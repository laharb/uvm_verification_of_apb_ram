==> flow/design.v <==
module apb_ram(
    input presetn,  
    input pclk,
    input psel,
    input penable,
    input pwrite,
    input [31:0] paddr, pwdata,  
    output reg [31:0] prdata,
    output reg pready, pslverr 
);
    reg [31:0] mem[32];  
    typedef enum {idle = 0, setup = 1, access = 2, transfer = 3} state_type;  
    state_type state = idle;
    always@(posedge pclk)
        begin
            if(presetn == 1'b0)
                begin
                    state <= idle;
                    prdata <= 32'h00000000;
                    pready <= 1'b0;
                    pslverr <= 1'b0; 
                for(int i = 0; i < 32; i++)
                    begin
                        mem[i] <= 0;
                    end
                end
            else
                    begin
                        case(state)
                        idle : begin
                            prdata <= 32'h00000000;
                            pready <= 1'b0;
                            pslverr <= 1'b0;                            
                            state <= setup; 
                        end
                        setup : 
                            begin
                                if(psel == 1'b1)  
                                    state <= access;
                                else
                                    state <= setup;
                            end
                        access : 
                            begin
                                if(pwrite && penable)
                                    begin
                                        if(paddr < 32)  
                                            begin
                                               mem[paddr] <= pwdata;
                                               state <= transfer;
                                               pslverr <= 1'b0;
                                               pready <= 1'b1;
                                            end 
                                        else
                                            begin
                                                state <= transfer;
                                                pready <= 1;
                                                pslverr <= 1;
                                            end
                                    end
                            else if(!pwrite && penable)
                                begin
                                    if(paddr < 32)
                                        begin
                                            prdata <= mem[paddr];
                                            state <= transfer;
                                            pready <= 1'b1;
                                            pslverr <= 1'b0;
                                        end 
                                    else 
                                        begin
                                            state <= transfer;
                                            pready <= 1'b1;
                                            pslverr <= 1'b1;
                                            prdata <= 32'hxxxxxxxx;
                                        end
                                end
                             else 
                                state <= setup;  
                        end 
                        transfer : 
                            begin
                                state <= setup;
                                pready <= 1'b0;
                                pslverr <= 1'b0;
                            end                       
                        default : state <= idle;
                        endcase
                    end 
        end   
endmodule
interface apb_if();
    logic pclk;
    logic presetn;
    logic [31:0] paddr;
    logic pwrite;
    logic [31:0] pwdata;
    logic penable;
    logic psel;
    logic [31:0] prdata;
    logic pslverr;
    logic pready; 
endinterface  
; ---- Reports on apb_ram
; The steps from the RTL of apb_ram to its reports follow in flow order.
; Line numbers count from 1 in the design file above.
; Library cell names are shortened.
; The mark - stands for no value.
[inputs]
top_module = apb_ram
clock_port = pclk
lib = sky130hd
lib_corner = tt_025C_1v80

; ---- Elaborated design
; Counts by Yosys on the flattened word-level netlist (proc, flatten, opt, wreduce; memories kept). Register bits leave out memories and registers merged into their read ports (data or address). Print and check cells are left out. Cells with the same type and inputs are merged into one.
; Yosys's memory passes give these memory sizes; they may raise the number of words (mostly to a power of two), join words into wider ones and drop unused or constant bits.
[bits]
ff_bits = 66
latch_bits = 0
ram_bits = 1024
mem_bits_ro = 0
n_memories = 1
inputBits = 69
output_inout_bits = 34
wordCells = 49
[classes]
n_addsub = 0
mul = 0
n_div = 0
compare = 1
eq_ne = 6
n_shift = 0
n_mux = 28
bitwise = 0
reduce_and_logical = 9
[memory_table]
columns = name, words, width, line
row1 = mem, 32, 32, 11  ; reg [31:0] mem[32];
[ops]
columns = cell, count
row1 = two-way mux 32 bit, 7
row2 = case mux 32 bit (select 3 bit), 1
row3 = == test 32 x 2 -> 1 bit with constant B, 2
row4 = case mux 32 bit (select 2 bit), 1
row5 = == test 32 x 1 -> 1 bit with constant B, 1
row6 = < comparator 32 x 6 -> 1 bit with constant B, 1
row7 = logical NOT 32 bit, 1
row8 = two-way mux 5 bit, 4
row9 = two-way mux 1 bit, 10
row10 = two-way mux 2 bit, 3
row11 = != test 2 bit with constant B, 2
row12 = nonzero test 2 bit, 2
row13 = case mux 1 bit (select 2 bit), 2
row14 = != test 3 bit with constant B, 1
row15 = AND reduction 3 bit, 1
row16 = logical AND 1 bit, 2
row17 = AND reduction 2 bit, 1
row18 = OR reduction 2 bit, 1
row19 = logical NOT 1 bit, 1

; ---- Logic depth
; Yosys ltp: most cells in a row. Word level: on the elaborated netlist, between registers, memories and ports. Mapped: between sequential cells and ports; inverters and the memories' decode and read muxes count.
[logic_depth]
word_depth = 5
abc_area = 0
mapped_depth = 9
depth_no_buf = 7

; ---- Mapped cells and area
; The flow's flattened synthesis, as Yosys stat reports it; memories are mapped. The netlist is that of the ABC_AREA named above (0 if unset); the other value can give another one.
[types]
columns = cell, count, area_total_um2
row1 = edfxtp_1, 1024, 3.07E+04
row2 = and2_1, 1025, 6412.4
row3 = mux2i_1, 512, 5.12E+03
row4 = o22ai_1, 256, 1.6E+03
row5 = clkbuf_1, 259, 972.182
row6 = dfxtp_1, 36, 720.691
row7 = nor4_1, 66, 412.896
row8 = a22o_1, 32, 280.269
row9 = clkbuf_2, 36, 180.173
row10 = o21ai_0, 32, 160.154
row11 = nand2_1, 39, 146.39
row12 = buf_2, 23, 115.11
row13 = buf_4, 12, 90.086
row14 = nor2_2, 12, 75.072
row15 = nand4bb_1, 6, 67.565
row16 = nor2_1, 18, 67.565
row17 = nor4_2, 4, 50.048
row18 = nor2_4, 4, 45.043
; Not listed: further types 21, cells in them 49.
[synth_totals]
cell_count = 3445
yosys_area_um2 = 47626.9
sequential_area_um2 = 31470.2
ff_cells = 1060
n_buf = 333

; ---- Timing after synthesis
; Path of least setup slack by OpenSTA after synthesis, without wires, with an ideal clock, recovery checks aside; 20% of the period is set as input and as output delay. Where synthesis merged equal registers, the netlist keeps one of their names.
[synth_path]
path_kind = input to register
start = input port paddr[14]
end = memory mem[31][0]
tclk_ns = 6.8
in_delay_ns = 1.360
setup_time_ns = 0.466
t_first_pin_ns = 1.360
t_arrival_ns = 4.898
t_required_ns = 6.334
path_slack_ns = 1.436
path_delay_ns = 4.004
path_stages = 6
n_path_buf = 2
synth_period_reached_ns = 5.364
; "path_delay_ns" is the arrival time less input delay plus setup time.
; "path_stages" counts driving pins, that of a launching flip-flop among them; a cell with two outputs on the path counts twice.
; "synth_period_reached_ns" is the clock period less the worst setup slack; recovery checks do not enter. This is arithmetic on one report: input and output delays are still those of the set period (20% each).
; Between the ends stands the longest chain of elaborated cells between them, by number of cells; it is not shown to be the way that was timed. Of several equally long chains one is given.
; A line is the first line of the expression or statement that the cell stems from. Yosys adds cells for indexed reads and writes and turns some case tables into memories.
; Only ways into the end's enable, where the timed path ends, are counted here.
[synth_via]
path_cell_list = nor4_1 nand3_1 or4_1 buf_2 buf_6 o21ai_0
elab_chain_len = 5
cells_between = 9
classes_between = 1 x compare; 8 x mux
[synth_rtl]
columns = element, line
row1 = start: declaration, 7  ; input [31:0] paddr, pwdata,
row2 = < comparator 32 x 6 -> 1 bit, 47  ; if(paddr < 32)
row3 = two-way mux 5 bit, 47
row4 = two-way mux 5 bit, 45  ; if(pwrite && penable)
row5 = two-way mux 5 bit, 29  ; case(state)
row6 = two-way mux 5 bit, 16  ; if(presetn == 1'b0)
row7 = end: declaration, 11  ; reg [31:0] mem[32];

; ---- Timing after layout
; Path of least setup slack in the final report of flow run 1 (OpenROAD, finished layout, wires in). Where an end is a register, its clock arrival counts in the times.
[layout_path]
path_kind = input to register
start = input port paddr[1]
end = register prdata[14]
tclk_ns = 3.98
in_delay_ns = 0.80
setup_time_ns = 0.05
t_first_pin_ns = 0.80
t_arrival_ns = 4.49
t_required_ns = 4.68
path_slack_ns = 0.20
path_stages = 9
n_path_buf = 4
; Between the ends stands the longest chain of elaborated cells between them, by number of cells; it is not shown to be the way that was timed. Of several equally long chains one is given.
; A register here has more assigning lines than the two given.
[layout_via]
path_cell_list = clkdlybuf4s50_1 buf_4 clkbuf_1 buf_6 mux2i_1 o22ai_1 nor4_1 nand2_1 a22o_1
elab_chain_len = 5
cells_between = 6
classes_between = 1 x compare; 4 x mux; 1 x memory
[layout_rtl]
columns = element, line
row1 = start: declaration, 7  ; input [31:0] paddr, pwdata,
row2 = < comparator 32 x 6 -> 1 bit, 63  ; if(paddr < 32)
row3 = two-way mux 32 bit, 63
row4 = two-way mux 32 bit, 61  ; else if(!pwrite && penable)
row5 = two-way mux 32 bit, 45  ; if(pwrite && penable)
row6 = case mux 32 bit (select 2 bit), 29  ; case(state)
row7 = end: assignment, 31  ; prdata <= 32'h00000000;
row8 = end: assignment, 65  ; prdata <= mem[paddr];
row9 = end: declaration, 8  ; output reg [31:0] prdata,

## Implementation results

Design apb_ram on sky130hd. What follows are 2 stored runs of the flow, each under its own settings; their order means nothing. The constraints put input and output delay at 20% of the set period each and load the outputs with 0.01 pF.
"clock_period_reached_ns" means the clock period less the worst setup slack. The figure is calculated, with input and output delays left at 20% of the set period.
"worst_path_time_ns" is the time allowed to the run's worst setup path (the clock period less input and output delay, where it has them) less its slack. Clock arrival times count: a late capture clock shortens it, a late launch clock lengthens it.
By "design_power_mw" is meant OpenSTA's value without simulated activity: inputs other than the clock are taken to toggle once in ten clock periods, and the tool carries that through the logic.

# flow run 1
==> flow/run.sh <==
#!/bin/bash
# the make line also repeats the synthesis and layout settings of config.mk as NAME=value (left out here)
make -C /OpenROAD-flow-scripts/flow DESIGN_CONFIG=/design/flow/config.mk WORK_HOME=/design/flow/orfs CLKGATE_MAP_FILE= finish
==> flow/config.mk <==
export PLATFORM = sky130hd
export DESIGN_NAME = apb_ram
export DESIGN_NICKNAME = apb_ram
export VERILOG_FILES = /design/flow/design.v
export SDC_FILE = /design/flow/constraint.sdc
export NUM_CORES = 4
export LEC_CHECK = 0
export CAP_MARGIN = 35
export CELL_PAD_IN_SITES_DETAIL_PLACEMENT = 2
export CELL_PAD_IN_SITES_GLOBAL_PLACEMENT = 0
export CORE_MARGIN = 4
export CORE_UTILIZATION = 46
export CTS_CLUSTER_DIAMETER = 383
export CTS_CLUSTER_SIZE = 77
export GPL_TIMING_DRIVEN = 0
export HOLD_SLACK_MARGIN = 0.29
export MIN_ROUTING_LAYER = met1
export SETUP_SLACK_MARGIN = 0.88
export SLEW_MARGIN = 20
==> flow/constraint.sdc <==
create_clock -name core_clock -period 3.98 [get_ports {pclk}]
set_input_delay 0.7960 -clock core_clock [delete_from_list [all_inputs] [get_ports {pclk}]]
set_output_delay 0.7960 -clock core_clock [all_outputs]
set_load 0.01 [all_outputs]

==> flow run 1: results <==
yosys_chip_area_um2=47626.9
dieArea_um2=108748.0
cell_area_final_um2=55604.6
post_route_util_frac=0.543
worstSetupSlack_ns=0.195
fin_tns_ns=0.000
worst_hold_slack_ns=0.520
design_power_mw=19.413
clock_period_reached_ns=3.785
worst_path_time_ns=2.99
critical_path_type="input to register"

# flow run 2
==> flow/run.sh <==
#!/bin/bash
# the make line also repeats the synthesis and layout settings of config.mk as NAME=value (left out here)
make -C /OpenROAD-flow-scripts/flow DESIGN_CONFIG=/design/flow/config.mk WORK_HOME=/design/flow/orfs CLKGATE_MAP_FILE= finish
==> flow/config.mk <==
export PLATFORM = sky130hd
export DESIGN_NAME = apb_ram
export DESIGN_NICKNAME = apb_ram
export VERILOG_FILES = /design/flow/design.v
export SDC_FILE = /design/flow/constraint.sdc
export NUM_CORES = 4
export LEC_CHECK = 0
export CAP_MARGIN = 20
export CORE_MARGIN = 2
export CORE_UTILIZATION = 40
export SLEW_MARGIN = 20
==> flow/constraint.sdc <==
create_clock -name core_clock -period 6.17 [get_ports {pclk}]
set_input_delay 1.2340 -clock core_clock [delete_from_list [all_inputs] [get_ports {pclk}]]
set_output_delay 1.2340 -clock core_clock [all_outputs]
set_load 0.01 [all_outputs]

==> flow run 2: results <==
yosys_chip_area_um2=47626.9
dieArea_um2=121843.0
cell_area_final_um2=54436.0
post_route_util_frac=0.461
worstSetupSlack_ns=1.947
fin_tns_ns=0.000
worst_hold_slack_ns=0.483
design_power_mw=15.782
clock_period_reached_ns=4.223
worst_path_time_ns=2.99
critical_path_type="input to register"
